==> flow/design.v <==
`timescale 1 ns / 1 ps
module yj_basic_reg_clk_p # (
		parameter DW = 32,
		parameter RSTVAL = 1'b0
	)
	(
		input CLK,
		input RSTn,
		input  [ DW-1:0 ] din,
		output [ DW-1:0 ] qout
);
reg [DW-1:0] qout_Reg;
assign qout = qout_Reg;
always @( posedge CLK or negedge RSTn ) begin
	if ( !RSTn ) begin
		qout_Reg <= { DW { RSTVAL } };
	end
	else begin
		qout_Reg <= #1 din;
	end
end
endmodule
module yj_basic_reg_clk_n # (
		parameter DW = 32,
		parameter RSTVAL = 1'b0
	)
	(
		input CLK,
		input RSTn,
		input  [ DW-1:0 ] din,
		output [ DW-1:0 ] qout
);
reg [DW-1:0] qout_Reg;
assign qout = qout_Reg;
always @( negedge CLK or negedge RSTn ) begin
	if ( !RSTn ) begin
		qout_Reg <= { DW { RSTVAL } };
	end
	else begin
		qout_Reg <= #1 din;
	end
end
endmodule
module yj_basic_signal_2lever_sync # 
	(
		parameter DW = 32
	) 
	(
	input	CLK,
	input	RSTn, 
	input  [DW-1:0] din,
	output [DW-1:0] dout
);
	wire [DW-1:0] sync_dat [1:0];
    yj_basic_reg_clk_p #(.DW(DW),.RSTVAL(1'b0)) sync_1lever(CLK, RSTn, din, sync_dat[0]);
    yj_basic_reg_clk_p #(.DW(DW),.RSTVAL(1'b0)) sync_2lever(CLK, RSTn, sync_dat[0], sync_dat[1]);
	assign dout = sync_dat[1];
endmodule
Step by step through the tools: yj_basic_signal_2lever_sync

Tool output for the design above, in the order of the flow.
Lines are those of the file above, counted from 1.
Operators carry their Yosys type and port widths (W data, S select, Z words).
The mark -- stands for no value.

Design top: yj_basic_signal_2lever_sync
Clock port: CLK
Cell library: sky130hd
Corner: tt_025C_1v80

Word-level counts

Yosys after proc, flatten, opt, wreduce and memory -nomap, before mapping. Enables and synchronous resets that opt folds into registers are not counted as muxes. Print and check cells are not counted. Equal cells are merged and count once.

Bits in registers: 64
Input bits: 34
Output and inout bits: 32
Cells after elaboration: 2

Longest topological paths

Depth = most cells in a row (Yosys ltp): at word level without a register or memory, in the mapped netlist without a sequential cell, where the memories' decode and read muxes count.

Depth in word-level cells: 0
ABC_AREA: 0
Depth in mapped cells: 0

After synthesis

The flow's flattened synthesis, as Yosys stat reports it; memories are mapped. The netlist is that of the ABC_AREA named above (0 if unset); the other value can give another one.

Cells by type:

| cell                     | number |
| sky130_fd_sc_hd__dfrtp_1 | 64 |

Cells in the netlist: 64
Synthesis area: 1601.5 µm²
Sequential part of the area: 1601.5 µm²
Flip-flops: 64

The figures by module come from a second, unflattened synthesis with its own total; it is not the netlist above.

Cells (unflattened synthesis): 64
Area total of the unflattened synthesis: 1601.5 µm²

Rows give one instance, submodules left out.

Modules:

| module                                | times used | cells | area (µm²) |
| yj_basic_reg_clk_p #(DW=32, RSTVAL=0) | 2          | 32    | 800.8 |
| yj_basic_signal_2lever_sync           | 1          | 0     | 0.0 |

Path before layout

Path of least setup slack by OpenSTA after synthesis, without wires, with an ideal clock, recovery checks aside; 20% of the period is set as input and as output delay. Where synthesis merged equal registers, the netlist keeps one of their names.

Path type: register -> output
Start: register sync_2lever.qout_Reg[0]
End: output dout[0]
Clock period: 0.456 ns
Output delay: 0.091 ns
Time at the first pin: 0.000 ns
Arrival time: 0.376 ns
Slack: -0.011 ns
Delay of the path: 0.376 ns
Driving pins on the path: 1
Path buffers: 0
Period reached after synthesis: 0.467 ns

"delay of the path" = arrival - input delay + setup time.
At an output port there is no setup time.
"driving pins on the path" counts driving pins, that of a launching flip-flop among them; a cell with two outputs on the path counts twice.
"period reached after synthesis" is the clock period less the worst setup slack; recovery checks do not enter. This is arithmetic on one report: input and output delays are still those of the set period (20% each).

Cells stage by stage: sky130_fd_sc_hd__dfrtp_1
Length of the longest elaborated chain: 0
Elaborated cells between the ends (all ways): 0
Source lines of those cells: 0

RTL lines, path post-synthesis:

| element         | line | text |
| start, declared | 12   | `reg [DW-1:0] qout_Reg;` |
| start, assigned | 16   | `qout_Reg <= { DW { RSTVAL } };` |
| start, assigned | 19   | `qout_Reg <= #1 din;` |
| end, declared   | 52   | `output [DW-1:0] dout` |

Path in the finished layout

Path of least setup slack in the final report of flow run 1 (OpenROAD, finished layout, wires in). Where an end is a register, its clock arrival counts in the times.

Path type: register -> output
Start: register sync_2lever.qout_Reg[11]
End: output dout[11]
Clock period: 0.634 ns
Output delay: 0.13 ns
Time at the first pin: 0.33 ns
Arrival time: 0.83 ns
Slack: -0.32 ns
Driving pins on the path: 2
Path buffers: 1

Cells stage by stage: sky130_fd_sc_hd__dfrtp_1 > sky130_fd_sc_hd__buf_2
Length of the longest elaborated chain: 0
Elaborated cells between the ends (all ways): 0
Source lines of those cells: 0

RTL lines, path after layout:

| element         | line | text |
| start, declared | 12   | `reg [DW-1:0] qout_Reg;` |
| start, assigned | 16   | `qout_Reg <= { DW { RSTVAL } };` |
| start, assigned | 19   | `qout_Reg <= #1 din;` |
| end, declared   | 52   | `output [DW-1:0] dout` |

Lab notebook: yj_basic_signal_2lever_sync

Record of 2 stored runs of the RTL-to-layout flow on yj_basic_signal_2lever_sync, platform sky130hd. The runs are unordered. Constraints: input delay and output delay 20% of the set period each, output load 0.01 pF.
"clock period achieved" is the run's clock period less its worst setup slack. It is reckoned from that one timing run; input and output delays stay at 20% of the period that was set.
"time used up by the worst setup path" = time allowed to the worst setup path (clock period - input delay - output delay, where it has them) - its slack; a late launch clock adds to it, a late capture clock takes from it.
"total design power" rests on the timing tool's default activity at the inputs, not on a simulated workload.
A setting shown as n/a is not set for that run.

| setting or result                            | flow run 1         | flow run 2         |
| period_ns                                    | 0.634              | 0.821              |
| CORE_UTILIZATION                             | 26                 | 22                 |
| SETUP_SLACK_MARGIN                           | 0.05               | 0.01               |
| PLACE_DENSITY_LB_ADDON                       | 0.27               | 0.28               |
| HOLD_SLACK_MARGIN                            | -0.08              | n/a                |
| ABC_AREA                                     | 0                  | n/a                |
| GPL_ROUTABILITY_DRIVEN                       | 0                  | 0                  |
| SLEW_MARGIN                                  | 20                 | 20                 |
| MAX_ROUTING_LAYER                            | met4               | met5               |
| CAP_MARGIN                                   | 20                 | 20                 |
| CORE_MARGIN                                  | 2                  | 3                  |
| GPL_TIMING_DRIVEN                            | n/a                | 1                  |
| CTS_CLUSTER_DIAMETER                         | n/a                | 276                |
| time used up by the worst setup path (ns)    | 0.83               | 0.84               |
| class of the worst setup path                | register -> output | register -> output |
| total die area (µm²)                         | 6803.8             | 8339.3             |
| chip area after synthesis (Yosys) (µm²)      | 1601.5             | 1601.5             |
| standard-cell area of the final layout (µm²) | 2511.2             | 2504.9             |
| total design power (mW)                      | 8.659              | 6.690              |
| smallest setup slack (ns)                    | -0.324             | -0.182             |
| clock period achieved (ns)                   | 0.958              | 1.003              |
| final design utilization (%)                 | 42.4               | 36.1               |
| setup total negative slack (ns)              | -9.814             | -5.271             |
